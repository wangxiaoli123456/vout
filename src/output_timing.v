==> flow/design.v <==
module output_timing#(
  parameter HFP_WIDTH=8,
  parameter HSW_WIDTH=4,
  parameter HBP_WIDTH=8,
  parameter HACTIVE_WIDTH=16,
  parameter DATA_WIDTH=8,
  parameter VFP_WIDTH=8,
  parameter VSW_WIDTH=4,
  parameter VBP_WIDTH=8,
  parameter VACTIVE_WIDTH=16
)(
  input                       clk,
  input                       rst_n,
  input                       sync_en,
  input                       hpol_i,
  input [HFP_WIDTH-1:0]       hfp_i,
  input [HSW_WIDTH-1:0]       hsw_i,
  input [HBP_WIDTH-1:0]       hbp_i,
  input [HACTIVE_WIDTH-1:0]   hactive_i,
  input [VFP_WIDTH-1:0]       vfp_i,
  input [VSW_WIDTH-1:0]       vsw_i,
  input [VBP_WIDTH-1:0]       vbp_i,
  input [VACTIVE_WIDTH-1:0]   vactive_i,
  input [DATA_WIDTH-1:0]      datar_i,
  input [DATA_WIDTH-1:0]      datag_i,
  input [DATA_WIDTH-1:0]      datab_i,
  output [DATA_WIDTH-1:0]     datar_o,
  output [DATA_WIDTH-1:0]     datag_o,
  output [DATA_WIDTH-1:0]     datab_o,
  output                      hsync_o,
  output                      vsync_o,
  output                      de_o
);
reg  [HACTIVE_WIDTH:0]  h_cnt_r;
reg                     hsync_r;
reg                     de_r;
wire [HACTIVE_WIDTH:0]  h_cnt_nxt_c;
wire [HACTIVE_WIDTH:0]  htt_c;
wire [HFP_WIDTH:0]      hsw_end_c;
wire [HFP_WIDTH:0]      hbp_end_c;
wire [HFP_WIDTH:0]      hfp_end_c;
assign hfp_end_c =  hfp_i;
assign hsw_end_c = hfp_end_c + hsw_i;
assign hbp_end_c = hsw_end_c + hbp_i;
assign htt_c =  hbp_end_c + hactive_i ;
assign h_cnt_nxt_c = (sync_en)?(h_cnt_r+1'b1):1'b0;
always @(posedge clk)begin
  if(!rst_n)
      h_cnt_r <= {(HACTIVE_WIDTH+1){1'b0}}+1'b1;
  else
      h_cnt_r <= (h_cnt_r<htt_c)?h_cnt_nxt_c:{{(HACTIVE_WIDTH){1'b0}},1'b1};
end
always @(posedge clk)begin
  if(!rst_n)
    hsync_r <= 1'b0;
  else if(sync_en & h_cnt_r < hfp_end_c)
    hsync_r <=1'b0;
  else if(sync_en & h_cnt_r < hsw_end_c)
    hsync_r <= 1'b1;
  else
    hsync_r <= 1'b0;
end
always @(posedge clk)begin
  if(!rst_n)
    de_r <= 1'b0;
  else if(sync_en & h_cnt_r < hbp_end_c )
    de_r <= 1'b0;
  else if(sync_en & h_cnt_r < htt_c)
    de_r <= 1'b1;
  else
    de_r <= 1'b0;
end
assign hsync_o = hsync_r;
assign de_o=de_r;
reg  [VACTIVE_WIDTH:0]  v_cnt_r;
wire [VACTIVE_WIDTH:0]  v_cnt_nxt_c;
wire [VACTIVE_WIDTH:0]  v_cnt_c;
reg                     vsync_r;
wire                    h_end_c;
wire [VACTIVE_WIDTH:0]  vtt_c;
wire [VFP_WIDTH:0]      vsw_end_c;
wire [VFP_WIDTH:0]      vbp_end_c;
wire [VFP_WIDTH:0]      vfp_end_c;
assign h_end_c =( h_cnt_r == htt_c -1'b1) ? 1'b1:1'b0;
assign v_cnt_nxt_c =(h_end_c)?(v_cnt_r+1'b1):v_cnt_r;
assign v_cnt_c = (v_cnt_r < vtt_c)?v_cnt_nxt_c:{{(VACTIVE_WIDTH){1'b0}},{1'b1}};
assign vfp_end_c = vfp_i;
assign vsw_end_c = vfp_end_c + vsw_i;
assign vbp_end_c = vsw_end_c + vbp_i;
assign vtt_c =  vbp_end_c + vactive_i ;
always @ (posedge clk) begin
  if(!rst_n) begin
    v_cnt_r <= {{(VACTIVE_WIDTH){1'b0}},{1'b1}};
    end
  else
      v_cnt_r <= v_cnt_c;
  end
always @(posedge clk) begin
  if(!rst_n)
    vsync_r <= 1'b0;
  else if(v_cnt_r < vfp_end_c+1'b1)
    vsync_r <= 1'b0;
  else if(v_cnt_r < vsw_end_c+1'b1)
    vsync_r <= 1'b1;
  else if(v_cnt_r < vbp_end_c+1'b1)
    vsync_r <= 1'b0;
  else if(v_cnt_r < vtt_c+1'b1)
    vsync_r <= 1'b1;
  else
    vsync_r <= 1'b0;
end
assign vsync_o=vsync_r;
reg[DATA_WIDTH-1:0] datar_r;
reg[DATA_WIDTH-1:0] datag_r;
reg[DATA_WIDTH-1:0] datab_r;
assign datar_o=datar_r;
assign datag_o=datag_r;
assign datab_o=datab_r;
always @ (posedge clk) begin
  if(!rst_n) begin 
    datar_r <={ DATA_WIDTH{1'b0}};
    datag_r <={ DATA_WIDTH{1'b0}};
    datab_r <={ DATA_WIDTH{1'b0}};
    end
  else begin
    datar_r <= datar_i;
    datag_r <= datag_i;
    datab_r <= datab_i;
    end
end
endmodule
Reports on output_timing
The steps from the RTL of output_timing to its reports follow in flow order. Line numbers count from 1 in the design file above. Library cell names are shortened. A cell with - has no value.

Design top: output_timing. Clock port: clk. Library: sky130hd. Timing corner: tt_025C_1v80.

Word-level counts
Yosys after proc, flatten, opt, wreduce and memory -nomap, before mapping. Enables and synchronous resets that opt folds into registers are not counted as muxes. Memory bits, and registers merged into a memory's read port (data or address), are not among the register bits. Print and check cells are not counted. Equal cells are merged and count once.

Output and inout port bits: 27. Under register bits stands 61.

For order comparisons the number is 9. Eq/ne operators: 1. The figure for reductions and logical operators is 6. Bitwise operators: 5. Muxes and demuxes: 7. Under add/subtract/negate cells stands 13.

Operators with widths (count): 17-bit by 1-bit adder with 17-bit output (second input constant) (3); 17-bit < comparator (3); 17-bit by 9-bit < comparator with 1-bit output (3); 17-bit by 10-bit < comparator with 1-bit output (2); 9-bit by 16-bit adder with 17-bit output (2); 9-bit by 1-bit adder with 10-bit output (second input constant) (2); 8-bit by 4-bit adder with 9-bit output (2); 9-bit by 8-bit adder with 9-bit output (2); 17-bit by 1-bit subtractor with 17-bit output (second input constant) (1); 17-bit equality test (1); 17-bit by 8-bit < comparator with 1-bit output (1); 8-bit by 1-bit adder with 9-bit output (second input constant) (1); 1-bit two-way mux (7); 2-bit OR reduction (3); 1-bit AND (4); 2-bit AND reduction (2); 3-bit AND reduction (1); 1-bit inverter (1).

Logic depth
Depth = most cells in a row (Yosys ltp): at word level without a register or memory, in the mapped netlist without a sequential cell, where the memories' decode and read muxes count.

Word-level depth: 8. The figure for ABC_AREA is 1. The entry for mapped depth reads 40.

Netlist
Yosys stat after the flow's synthesis: flattened, memories mapped to cells. It holds for the ABC_AREA given above (unset counts as 0); a run with the other value may have another netlist. Totals and module areas in this step are rounded.

Cells by type: ha_1 (count 148, total area 1.85E+03 µm²); nand2_1 (count 358, total area 1.34E+03 µm²); dfxtp_1 (count 61, total area 1.22E+03 µm²); inv_1 (count 225, total area 844.56 µm²); nand3_1 (count 104, total area 520.499 µm²); nor2_1 (count 135, total area 506.736 µm²); xor2_1 (count 53, total area 464.195 µm²); a21oi_1 (count 68, total area 340.326 µm²); nand4_1 (count 39, total area 243.984 µm²); o21ai_0 (count 29, total area 145.139 µm²); fa_1 (count 6, total area 120.115 µm²); xnor2_1 (count 12, total area 105.101 µm²); nand2_2 (count 16, total area 100.096 µm²); nor3_1 (count 18, total area 90.086 µm²); o21bai_1 (count 8, total area 60.058 µm²); nor2_2 (count 9, total area 56.304 µm²); nor2_4 (count 5, total area 56.304 µm²); nand3_4 (count 3, total area 52.55 µm²).

Other cell types: 31; their cells: 82.

Under mapped cells stands 1379. For buffers the number is 9. For mapped flip-flops the number is 61. The entry for sequential part of the area reads 1200 µm². Cell area after synthesis: 8700 µm².

Path before layout
Source: OpenSTA report_checks on the synthesized netlist (no wires, ideal clock, input and output delay 20% of the period each), path of least setup slack; recovery checks are left aside. Register names are those of the netlist, which keeps one name where synthesis merged equal registers.

Path kind: input port to flip-flop. Start: input vfp_i[0]. End: register v_cnt_r[0]. The entry for slack reads 0.010 ns. For stages the number is 31. Under period stands 6.67 ns. Under arrival time stands 6.526 ns. For buffers on the path the number is 1. For launch time at the first pin the number is 1.334 ns. Delay of the path: 5.325 ns. The figure for external input delay is 1.334 ns. The figure for synthesis period reached is 6.66 ns.

"delay of the path" is the arrival time less input delay plus setup time. "stages" counts driving pins, that of a launching flip-flop among them; a cell with two outputs on the path counts twice. "synthesis period reached" = period - worst setup slack (recovery checks aside). The figure is calculated, with input and output delays left at 20% of the set period. The rows between start and end are the longest chain of elaborated cells between them; the timing report does not say that the signal goes this way. Where chains are equally long, one stands for them. Each line given opens the expression or statement behind the cell; cells for indexed reads and writes are added by Yosys, which also makes memories of some case tables.

Cells stage by stage: ha_1 fa_1 xor2_1 ha_1 inv_1 nor2_1 nor2_1 inv_1 nand2_1 nand2_1 a21oi_1 inv_1 a21oi_1 o21ai_0 xor2_1 ha_1 nand2_1 inv_1 nand4_1 o211ai_1 nand2_1 a21oi_1 xor2_1 ha_1 a21oi_1 nor2_1 a211oi_1 o221ai_1 a2111oi_1 clkbuf_1 nand3_1. Under cells in the longest elaborated chain stands 5.

RTL lines, path post-synthesis: start, declared (RTL line 20) `input [VFP_WIDTH-1:0]       vfp_i,`; 8-bit by 4-bit adder with 9-bit output (RTL line 88) `assign vsw_end_c = vfp_end_c + vsw_i;`; 9-bit by 8-bit adder with 9-bit output (RTL line 89) `assign vbp_end_c = vsw_end_c + vbp_i;`; 9-bit by 16-bit adder with 17-bit output (RTL line 90) `assign vtt_c =  vbp_end_c + vactive_i ;`; 17-bit < comparator (RTL line 86) `assign v_cnt_c = (v_cnt_r < vtt_c)?v_cnt_nxt_c:{{(VACTIVE_WIDTH){1'b0}},{1'b1}};`; 2-bit AND reduction; end, assigned (RTL line 93) `v_cnt_r <= {{(VACTIVE_WIDTH){1'b0}},{1'b1}};`; end, assigned (RTL line 96) `v_cnt_r <= v_cnt_c;`; end, declared (RTL line 75) `reg  [VACTIVE_WIDTH:0]  v_cnt_r;`.

Worst path after layout
Path of least setup slack in the final report of job 1 (OpenROAD, finished layout, wires in). Where an end is a register, its clock arrival counts in the times.

Path kind: input port to flip-flop. Start: input vfp_i[3]. End: register v_cnt_r[5]. For buffers on the path the number is 3. The figure for external input delay is 1.36 ns. For stages the number is 34. The entry for slack reads 0.39 ns. For launch time at the first pin the number is 1.36 ns. Under arrival time stands 6.61 ns. Under period stands 6.78 ns.

The rows between start and end are the longest chain of elaborated cells between them; the timing report does not say that the signal goes this way. Where chains are equally long, one stands for them.

Cells stage by stage: clkdlybuf4s50_1 ha_1 inv_1 or2_2 nand2_1 inv_1 ha_4 nand2_2 nand2_1 a21oi_2 inv_1 a21oi_2 o21ai_1 xor2_1 ha_1 nand2_1 inv_1 nand4_1 o211ai_1 nand2_1 a21oi_2 buf_4 nand3_1 nand2_1 nand2_1 ha_1 nand4_1 nor3_4 nand2_1 a21oi_1 a2111oi_4 buf_4 nand2_1 nor2_1. Under cells in the longest elaborated chain stands 5.

RTL lines, path post-layout: start, declared (RTL line 20) `input [VFP_WIDTH-1:0]       vfp_i,`; 8-bit by 4-bit adder with 9-bit output (RTL line 88) `assign vsw_end_c = vfp_end_c + vsw_i;`; 9-bit by 8-bit adder with 9-bit output (RTL line 89) `assign vbp_end_c = vsw_end_c + vbp_i;`; 9-bit by 16-bit adder with 17-bit output (RTL line 90) `assign vtt_c =  vbp_end_c + vactive_i ;`; 17-bit < comparator (RTL line 86) `assign v_cnt_c = (v_cnt_r < vtt_c)?v_cnt_nxt_c:{{(VACTIVE_WIDTH){1'b0}},{1'b1}};`; 2-bit AND reduction; end, assigned (RTL line 93) `v_cnt_r <= {{(VACTIVE_WIDTH){1'b0}},{1'b1}};`; end, assigned (RTL line 96) `v_cnt_r <= v_cnt_c;`; end, declared (RTL line 75) `reg  [VACTIVE_WIDTH:0]  v_cnt_r;`.

# Flow runs of output_timing

output_timing through Yosys and OpenROAD on sky130hd: 2 stored runs, unordered, with their settings and measured results. The constraints put input and output delay at 20% of the set period each and load the outputs with 0.01 pF. "clock period reached" means the clock period less the worst setup slack. The figure is calculated, with input and output delays left at 20% of the set period. "critical setup path time": the worst setup path's part of the clock period (all of it between registers, 20% less for each end at a port) less its slack. A launch clock that arrives late makes it longer, a capture clock that arrives late makes it shorter. By "total power after layout" is meant OpenSTA's value without simulated activity: inputs other than the clock are taken to toggle once in ten clock periods, and the tool carries that through the logic. The measured numbers are rounded.

Files of job 1:
==> flow/run.sh <==
#!/bin/bash
# the make line also repeats the synthesis and layout settings of config.mk as NAME=value (left out here)
make -C /OpenROAD-flow-scripts/flow DESIGN_CONFIG=/design/flow/config.mk WORK_HOME=/design/flow/orfs CLKGATE_MAP_FILE= finish
==> flow/config.mk <==
export PLATFORM = sky130hd
export DESIGN_NAME = output_timing
export DESIGN_NICKNAME = output_timing
export VERILOG_FILES = /design/flow/design.v
export SDC_FILE = /design/flow/constraint.sdc
export NUM_CORES = 4
export LEC_CHECK = 0
export ABC_AREA = 1
export CAP_MARGIN = 20
export CORE_MARGIN = 2
export CORE_UTILIZATION = 47
export CTS_CLUSTER_SIZE = 24
export PLACE_DENSITY_LB_ADDON = 0.17
export SETUP_SLACK_MARGIN = 0.11
export SLEW_MARGIN = 25
export TNS_END_PERCENT = 60
==> flow/constraint.sdc <==
create_clock -name core_clock -period 6.78 [get_ports {clk}]
set_input_delay 1.3560 -clock core_clock [delete_from_list [all_inputs] [get_ports {clk}]]
set_output_delay 1.3560 -clock core_clock [all_outputs]
set_load 0.01 [all_outputs]

Results of job 1. The clock period reached stands at 6.386 ns. The chip area in the Yosys report reads 8700 µm². The area of the die comes to 20000 µm². The measured standard-cell area of the final layout is 12000 µm². The post-route setup TNS reads 0.000 ns. The worst slack on setup checks reads 0.39 ns. The critical setup path time stands at 5.03 ns. Kind of the worst setup path: input port to flip-flop. The measured total power after layout is 2.4 mW. The post-route utilization comes to 0.65. The final worst hold slack is 0.56 ns.

Files of job 2:
==> flow/run.sh <==
#!/bin/bash
# the make line also repeats the synthesis and layout settings of config.mk as NAME=value (left out here)
make -C /OpenROAD-flow-scripts/flow DESIGN_CONFIG=/design/flow/config.mk WORK_HOME=/design/flow/orfs CLKGATE_MAP_FILE= finish
==> flow/config.mk <==
export PLATFORM = sky130hd
export DESIGN_NAME = output_timing
export DESIGN_NICKNAME = output_timing
export VERILOG_FILES = /design/flow/design.v
export SDC_FILE = /design/flow/constraint.sdc
export NUM_CORES = 4
export LEC_CHECK = 0
export ABC_AREA = 0
export CAP_MARGIN = 20
export CORE_MARGIN = 2
export CORE_UTILIZATION = 19
export CTS_CLUSTER_DIAMETER = 117
export CTS_CLUSTER_SIZE = 33
export GPL_ROUTABILITY_DRIVEN = 1
export MAX_ROUTING_LAYER = met4
export PLACE_DENSITY_LB_ADDON = 0.24
export SETUP_SLACK_MARGIN = 0.71
export SLEW_MARGIN = 20
==> flow/constraint.sdc <==
create_clock -name core_clock -period 6.21 [get_ports {clk}]
set_input_delay 1.2420 -clock core_clock [delete_from_list [all_inputs] [get_ports {clk}]]
set_output_delay 1.2420 -clock core_clock [all_outputs]
set_load 0.01 [all_outputs]

Results of job 2. The measured standard-cell area of the final layout is 13000 µm². The chip area in the Yosys report reads 8100 µm². The worst slack on setup checks reads -0.048 ns. The area of the die comes to 45000 µm². The post-route setup TNS reads -0.048 ns. The post-route utilization comes to 0.32. The critical setup path time stands at 5.02 ns. Kind of the worst setup path: input port to flip-flop. The final worst hold slack is 0.65 ns. The measured total power after layout is 3.2 mW. The clock period reached stands at 6.258 ns.
